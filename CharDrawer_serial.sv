==> flow/design.v <==
module CharDrawer_serial # (parameter MAX_CHARS = 16)(
    input wire logic                            clk,         
    input wire logic                            reset,       
    input wire logic                            enable,      
    output logic                                done,        
    output logic                                tx,          
    input wire logic    [(MAX_CHARS * 8) - 1:0] string_in    
);
    logic clrCnt, incCnt, send, sent;
    logic[3:0] cnt;
    logic[7:0] din;
    typedef enum logic[1:0] {ST_WAIT, ST_WAIT_SENT, ST_SENT, ST_DONE, ERR='X} StateType;
    StateType cs, ns;
    assign din =    (cnt==0)?string_in[127:120]:
                    (cnt==1)?string_in[119:112]:
                    (cnt==2)?string_in[111:104]:
                    (cnt==3)?string_in[103:96]:
                    (cnt==4)?string_in[95:88]:
                    (cnt==5)?string_in[87:80]:
                    (cnt==6)?string_in[79:72]:
                    (cnt==7)?string_in[71:64]:
                    (cnt==8)?string_in[63:56]:
                    (cnt==9)?string_in[55:48]:
                    (cnt==10)?string_in[47:40]:
                    (cnt==11)?string_in[39:32]:
                    (cnt==12)?string_in[31:24]:
                    (cnt==13)?string_in[23:16]:
                    (cnt==14)?string_in[15:8]:
                              string_in[7:0];
    always_ff @(posedge clk)
        if (clrCnt)
                cnt <= 0;
        else if (incCnt)
            cnt <= cnt + 1;
    always_ff @(posedge clk)
        cs <= ns;
    always_comb begin
        ns = ERR;
        send = 0;
        clrCnt = 0;
        incCnt = 0;
        done = 0;
        if (reset)
            ns = ST_WAIT;
        else case (cs)
            ST_WAIT:  begin
                clrCnt = 1;
                if (enable)
                    ns = ST_WAIT_SENT;
                else
                    ns = ST_WAIT;
            end
            ST_WAIT_SENT:  begin
                send = 1;
                if (sent)
                    ns = ST_SENT;
                else
                    ns = ST_WAIT_SENT;
            end
            ST_SENT:  begin
                if (~sent && cnt != 15) begin
                    incCnt = 1;
                    ns = ST_WAIT_SENT;
                end
                else if (~sent && cnt == 15)
                    ns = ST_DONE;
                else
                    ns = ST_SENT;
            end
            ST_DONE:  begin
                done = 1;
                if (~enable)
                    ns = ST_WAIT;
                else
                    ns = ST_DONE;
            end
            default:
                ns = ERR;
        endcase
    end
    tx TX(.clk(clk), .Reset(reset), .Send(send), .Din(din), .Sent(sent), .Sout(tx));
endmodule
`timescale 1ns / 1ps
`default_nettype none
module tx(
    output logic Sent, Sout,
    input wire logic clk, Reset, Send,
    input wire logic [7:0] Din);
    typedef enum logic [2:0] {IDLE, START, BITS, PAR, STOP, ACK, ERR='X} StateType;
    StateType ns, cs;
    logic [12:0] timerCount;
    logic clrTimer, timerDone;
    logic [2:0] bitCount;
    logic clrBit, incBit, bitDone;
    logic startBit, dataBit, parityBit;
    always_comb
    begin
        ns = ERR;
        Sent = 0;
        clrTimer = 0;
        startBit = 0;
        clrBit = 0;
        incBit = 0;
        dataBit = 0;
        parityBit = 0;
        if (Reset)
            ns = IDLE;
        else
            case (cs)
                IDLE:
                begin
                    clrTimer = 1;
                    if (~Send)
                        ns = IDLE;
                    else
                        ns = START;
                end
                START:
                begin
                    startBit = 1;
                    if (~timerDone)
                        ns = START;
                    else
                    begin
                        ns = BITS;
                        clrBit = 1;
                    end
                end
                BITS:
                begin
                    dataBit = 1;
                    if (~timerDone)
                        ns = BITS;
                    else if (~bitDone)
                    begin
                        ns = BITS;
                        incBit = 1;
                    end
                    else
                        ns = PAR;
                end
                PAR:
                begin
                    parityBit = 1;
                    if (~timerDone)
                        ns = PAR;
                    else
                        ns = STOP;
                end
                STOP:
                begin
                    if (~timerDone)
                        ns = STOP;
                    else
                        ns = ACK;
                end
                ACK:
                begin
                    Sent = 1;
                    if (Send)
                        ns = ACK;
                    else
                        ns = IDLE;
                end
            endcase        
    end
   assign timerDone = (timerCount == 5209)?1:0;
    always_ff@(posedge clk)
    begin
    cs <= ns;
    if (clrTimer || timerDone)
        timerCount <= 0;
    else
        timerCount <= timerCount + 1;
    bitDone <= 0;
    if (bitCount == 7)
        bitDone <= 1;
    if (clrBit)
        bitCount <= 0;
    else if (incBit)
        bitCount <= bitCount + 1;
    if (startBit)
        Sout <= 0;
    else if (dataBit)
        Sout <= Din[bitCount];
    else if (parityBit)
        Sout <= ~^Din;  
    else
        Sout <= 1;  
    end
endmodule
## Reports on CharDrawer_serial

Tool output for the design above, in the order of the flow.
Line numbers count from 1 in the design file above.
Operators: Yosys type, input widths -> output width; for muxes data width and select width s.
Cell names lack the library's common part.
Not given: --

| inputs | value |
|---|---|
| top | CharDrawer_serial |
| clock port | clk |
| library | sky130hd |
| timing corner | tt_025C_1v80 |

## Word-level counts

Counts by Yosys on the flattened word-level netlist (proc, flatten, opt, wreduce; memories kept). Register bits leave out memories and registers merged into their read ports (data or address); mux counts leave out enables and synchronous resets folded into registers. Print and check cells are left out.

| operators by class | value |
|---|---|
| add/sub/neg operators | 3 |
| bitwise gates (word level) | 1 |
| reduce/logical cells | 11 |
| mux-type cells | 59 |
| eq/ne operators | 26 |
| shift-type cells | 1 |

Operator list:

| cell | number |
|---|---|
| $mux 8 | 15 |
| $eq 4x4->1 const B | 8 |
| $mux 1 | 31 |
| $pmux 3 s6 | 1 |
| $eq 4x3->1 const B | 4 |
| $add 13x1->13 const B | 1 |
| $eq 13x13->1 const B | 1 |
| $reduce_or 3->1 | 4 |
| $eq 3x3->1 const B | 3 |
| $mux 3 | 3 |
| $eq 4x2->1 const B | 2 |
| $shiftx 8x3->1 | 1 |
| $reduce_xnor 8->1 | 1 |
| $pmux 2 s4 | 1 |
| $pmux 1 s2 | 4 |
| $mux 2 | 4 |
| $eq 3x2->1 const B | 2 |
| $eq 2x2->1 const B | 2 |
| $add 4x1->4 const B | 1 |
| $eq 4x1->1 const B | 1 |
| $ne 4x4->1 const B | 1 |
| $logic_not 4->1 | 1 |
| $add 3x1->3 const B | 1 |
| $eq 3x1->1 const B | 1 |
| $logic_not 3->1 | 1 |
| $logic_and 1x1->1 | 2 |
| $eq 2x1->1 const B | 1 |
| $logic_not 2->1 | 1 |

Other operator kinds: 2; their cells: 2.

| bit counts | value |
|---|---|
| output and inout bits | 2 |
| bits in registers | 27 |
| cells after elaboration | 108 |

## Longest topological paths

Depth = most cells in a row (Yosys ltp): at word level without a register or memory, in the mapped netlist without a sequential cell, where the memories' decode and read muxes count.

| logic depth | value |
|---|---|
| depth in word-level cells | 19 |
| ABC_AREA | 0 |
| depth in mapped cells | 14 |
| mapped depth without buffers | 11 |

## After synthesis

Source: synth_stat.txt of the flow (Yosys; design flattened, memories mapped). It holds for the ABC_AREA given above (unset counts as 0); a run with the other value may have another netlist.
Totals and module areas in this step are rounded.

Cells by type:

| cell | number | total area (um^2) |
|---|---|---|
| dfxtp_1 | 32 | 640.614 |
| o21ai_0 | 37 | 185.178 |
| nor2_1 | 47 | 176.419 |
| nand2_1 | 44 | 165.158 |
| a21oi_1 | 30 | 150.144 |
| xor2_1 | 13 | 113.859 |
| ha_1 | 8 | 100.096 |
| nand2b_1 | 14 | 87.584 |
| o22ai_1 | 14 | 87.584 |
| a221oi_1 | 9 | 78.826 |
| inv_1 | 19 | 71.318 |
| buf_2 | 14 | 70.067 |
| nor2b_1 | 11 | 68.816 |
| buf_6 | 6 | 67.565 |
| buf_4 | 8 | 60.058 |
| o221ai_1 | 6 | 52.55 |
| a31oi_1 | 8 | 50.048 |
| nand3_1 | 10 | 50.048 |

Not listed: further types 48, cells in them 121.

| synthesis totals | value |
|---|---|
| cell area after synthesis | 3,230 um^2 |
| cell count | 451 |
| buffer cells | 33 |
| mapped flip-flops | 32 |

The figures by module come from a second, unflattened synthesis with its own total; it is not the netlist above.

| second synthesis, totals | value |
|---|---|
| cells (unflattened synthesis) | 400 |
| area (unflattened synthesis) | 3,010 um^2 |

Rows give one instance, submodules left out.

By module:

| module | area (um^2) | times used | seq. area (um^2) | cells |
|---|---|---|---|---|
| CharDrawer_serial | 1,830 | 1 | 160 | 284 |
| tx | 1,180 | 1 | 480 | 116 |

## Worst setup path after synthesis

OpenSTA on the mapped netlist: ideal clock, no wires. The path of least setup slack (recovery checks aside). Input and output delay are each 20% of the period. Register names are those of the netlist, which keeps one name where synthesis merged equal registers.

| timing path after synthesis | value |
|---|---|
| path type | register -> register |
| from | reg cnt[0] |
| to | reg TX.Sout |
| slack | 1.450 ns |
| library setup time | 0.091 ns |
| buffers on the path | 2 |
| arrival | 2.529 ns |
| driving pins on the path | 13 |
| path delay | 2.620 ns |
| data required time | 3.979 ns |
| clock period | 4.07 ns |
| time at the first pin | 0.000 ns |
| period reached after synthesis | 2.62 ns |

"path delay" = arrival - input delay + setup time.
"driving pins on the path" counts driving pins, that of a launching flip-flop among them; a cell with two outputs on the path counts twice.
"period reached after synthesis" is the clock period less the worst setup slack; recovery checks do not enter. This is arithmetic on one report: input and output delays are still those of the set period (20% each).
Between the ends stands the longest chain of elaborated cells between them, by number of cells; it is not shown to be the way that was timed. Of several equally long chains one is given.
A line is the first line of the expression or statement that the cell stems from. Yosys adds cells for indexed reads and writes and turns some case tables into memories.
At most two assigning lines are given for a register; there are more.

| on the way, after synthesis | value |
|---|---|
| path through | dfxtp_1 inv_1 ha_1 buf_6 buf_6 or2_2 a221oi_1 o311ai_1 o2111ai_1 nand2_1 xor2_1 xnor3_1 a311oi_1 |
| length of the longest elaborated chain | 19 |

RTL lines, path after synthesis:

| element | line | text |
|---|---|---|
| from (decl) | 10 | `logic[3:0] cnt;` |
| from (assign) | 32 | `cnt <= 0;` |
| from (assign) | 34 | `cnt <= cnt + 1;` |
| $eq 4x4->1 | 28 | `(cnt==14)?string_in[15:8]:` |
| $mux 8 | 28 |  |
| $mux 8 | 27 | `(cnt==13)?string_in[23:16]:` |
| $mux 8 | 26 | `(cnt==12)?string_in[31:24]:` |
| $mux 8 | 25 | `(cnt==11)?string_in[39:32]:` |
| $mux 8 | 24 | `(cnt==10)?string_in[47:40]:` |
| $mux 8 | 23 | `(cnt==9)?string_in[55:48]:` |
| [... 5 more ...] | -- |  |
| $mux 8 | 17 | `(cnt==3)?string_in[103:96]:` |
| $mux 8 | 16 | `(cnt==2)?string_in[111:104]:` |
| $mux 8 | 15 | `(cnt==1)?string_in[119:112]:` |
| $mux 8 | 14 | `assign din =    (cnt==0)?string_in[127:120]:` |
| $reduce_xnor 8->1 | 187 | `Sout <= ~^Din;` |
| $mux 1 | 186 | `else if (parityBit)` |
| $mux 1 | 184 | `else if (dataBit)` |
| to (assign) | 185 | `Sout <= Din[bitCount];` |
| to (assign) | 187 |  |
| to (decl) | 86 | `output logic Sent, Sout,` |

## Worst path after layout

From the final timing report of flow run 1: the path of least setup slack in the routed layout; clock arrival at registers is part of the times.

| timing path post-layout | value |
|---|---|
| path type | register -> register |
| from | reg cnt[1] |
| to | reg TX.Sout |
| driving pins on the path | 14 |
| time at the first pin | 0.28 ns |
| data required time | 2.75 ns |
| buffers on the path | 4 |
| clock period | 2.56 ns |
| library setup time | 0.09 ns |
| arrival | 3.01 ns |
| slack | -0.26 ns |

Between the ends stands the longest chain of elaborated cells between them, by number of cells; it is not shown to be the way that was timed. Of several equally long chains one is given.
At most two assigning lines are given for a register; there are more.

| on the way, post-layout | value |
|---|---|
| path through | dfxtp_2 buf_4 ha_4 buf_4 nor2b_4 buf_12 buf_12 a221oi_1 a211oi_1 o21ai_0 a31oi_2 xor2_1 xnor3_1 a311oi_1 |
| length of the longest elaborated chain | 19 |

RTL lines, path post-layout:

| element | line | text |
|---|---|---|
| from (decl) | 10 | `logic[3:0] cnt;` |
| from (assign) | 32 | `cnt <= 0;` |
| from (assign) | 34 | `cnt <= cnt + 1;` |
| $eq 4x4->1 | 28 | `(cnt==14)?string_in[15:8]:` |
| $mux 8 | 28 |  |
| $mux 8 | 27 | `(cnt==13)?string_in[23:16]:` |
| $mux 8 | 26 | `(cnt==12)?string_in[31:24]:` |
| $mux 8 | 25 | `(cnt==11)?string_in[39:32]:` |
| $mux 8 | 24 | `(cnt==10)?string_in[47:40]:` |
| $mux 8 | 23 | `(cnt==9)?string_in[55:48]:` |
| [... 5 more ...] | -- |  |
| $mux 8 | 17 | `(cnt==3)?string_in[103:96]:` |
| $mux 8 | 16 | `(cnt==2)?string_in[111:104]:` |
| $mux 8 | 15 | `(cnt==1)?string_in[119:112]:` |
| $mux 8 | 14 | `assign din =    (cnt==0)?string_in[127:120]:` |
| $reduce_xnor 8->1 | 187 | `Sout <= ~^Din;` |
| $mux 1 | 186 | `else if (parityBit)` |
| $mux 1 | 184 | `else if (dataBit)` |
| to (assign) | 185 | `Sout <= Din[bitCount];` |
| to (assign) | 187 |  |
| to (decl) | 86 | `output logic Sent, Sout,` |

FLOW RESULTS
============

Record of 2 stored runs of the RTL-to-layout flow on CharDrawer_serial, platform sky130hd. The runs are unordered. Constraints: input delay and output delay 20% of the set period each, output load 0.01 pF.
"reached clock period" is the run's clock period less its worst setup slack. It is reckoned from that one timing run; input and output delays stay at 20% of the period that was set.
By "time of the worst setup path" is meant the share of the clock period that the worst setup path is allowed (20% is reserved at inputs, 20% at outputs), minus its slack. Clock arrival times at its registers enter into it.
Results are given in rounded form.
A setting shown as . is not set for that run.

| run | period_ns | CAP_MARGIN | CORE_MARGIN | CORE_UTILIZATION | SLEW_MARGIN | SETUP_SLACK_MARGIN | PLACE_DENSITY | CORE_ASPECT_RATIO | GPL_ROUTABILITY_DRIVEN | CTS_CLUSTER_DIAMETER | MIN_ROUTING_LAYER | std-cell area (final layout) (um^2) | reached clock period (ns) | die size (um^2) | time of the worst setup path (ns) | kind of the worst setup path | worst setup slack after layout (ns) | chip area in the Yosys report (um^2) | post-route worst hold slack (ns) |
|---|---|---|---|---|---|---|---|---|---|---|---|---|---|---|---|---|---|---|---|
| flow run 1 | 2.56 | 20 | 2 | 40 | 20 | . | . | . | . | . | . | 5,440 | 2.820 | 8,810 | 2.82 | register -> register | -0.260 | 3,230 | 0.461 |
| flow run 2 | 4.63 | 0 | 2 | 57 | 20 | 0.66 | 0.39 | 1.38 | 1 | 177 | met1 | 4,570 | 3.580 | 6,290 | 3.58 | register -> register | 1.05 | 3,230 | 0.482 |
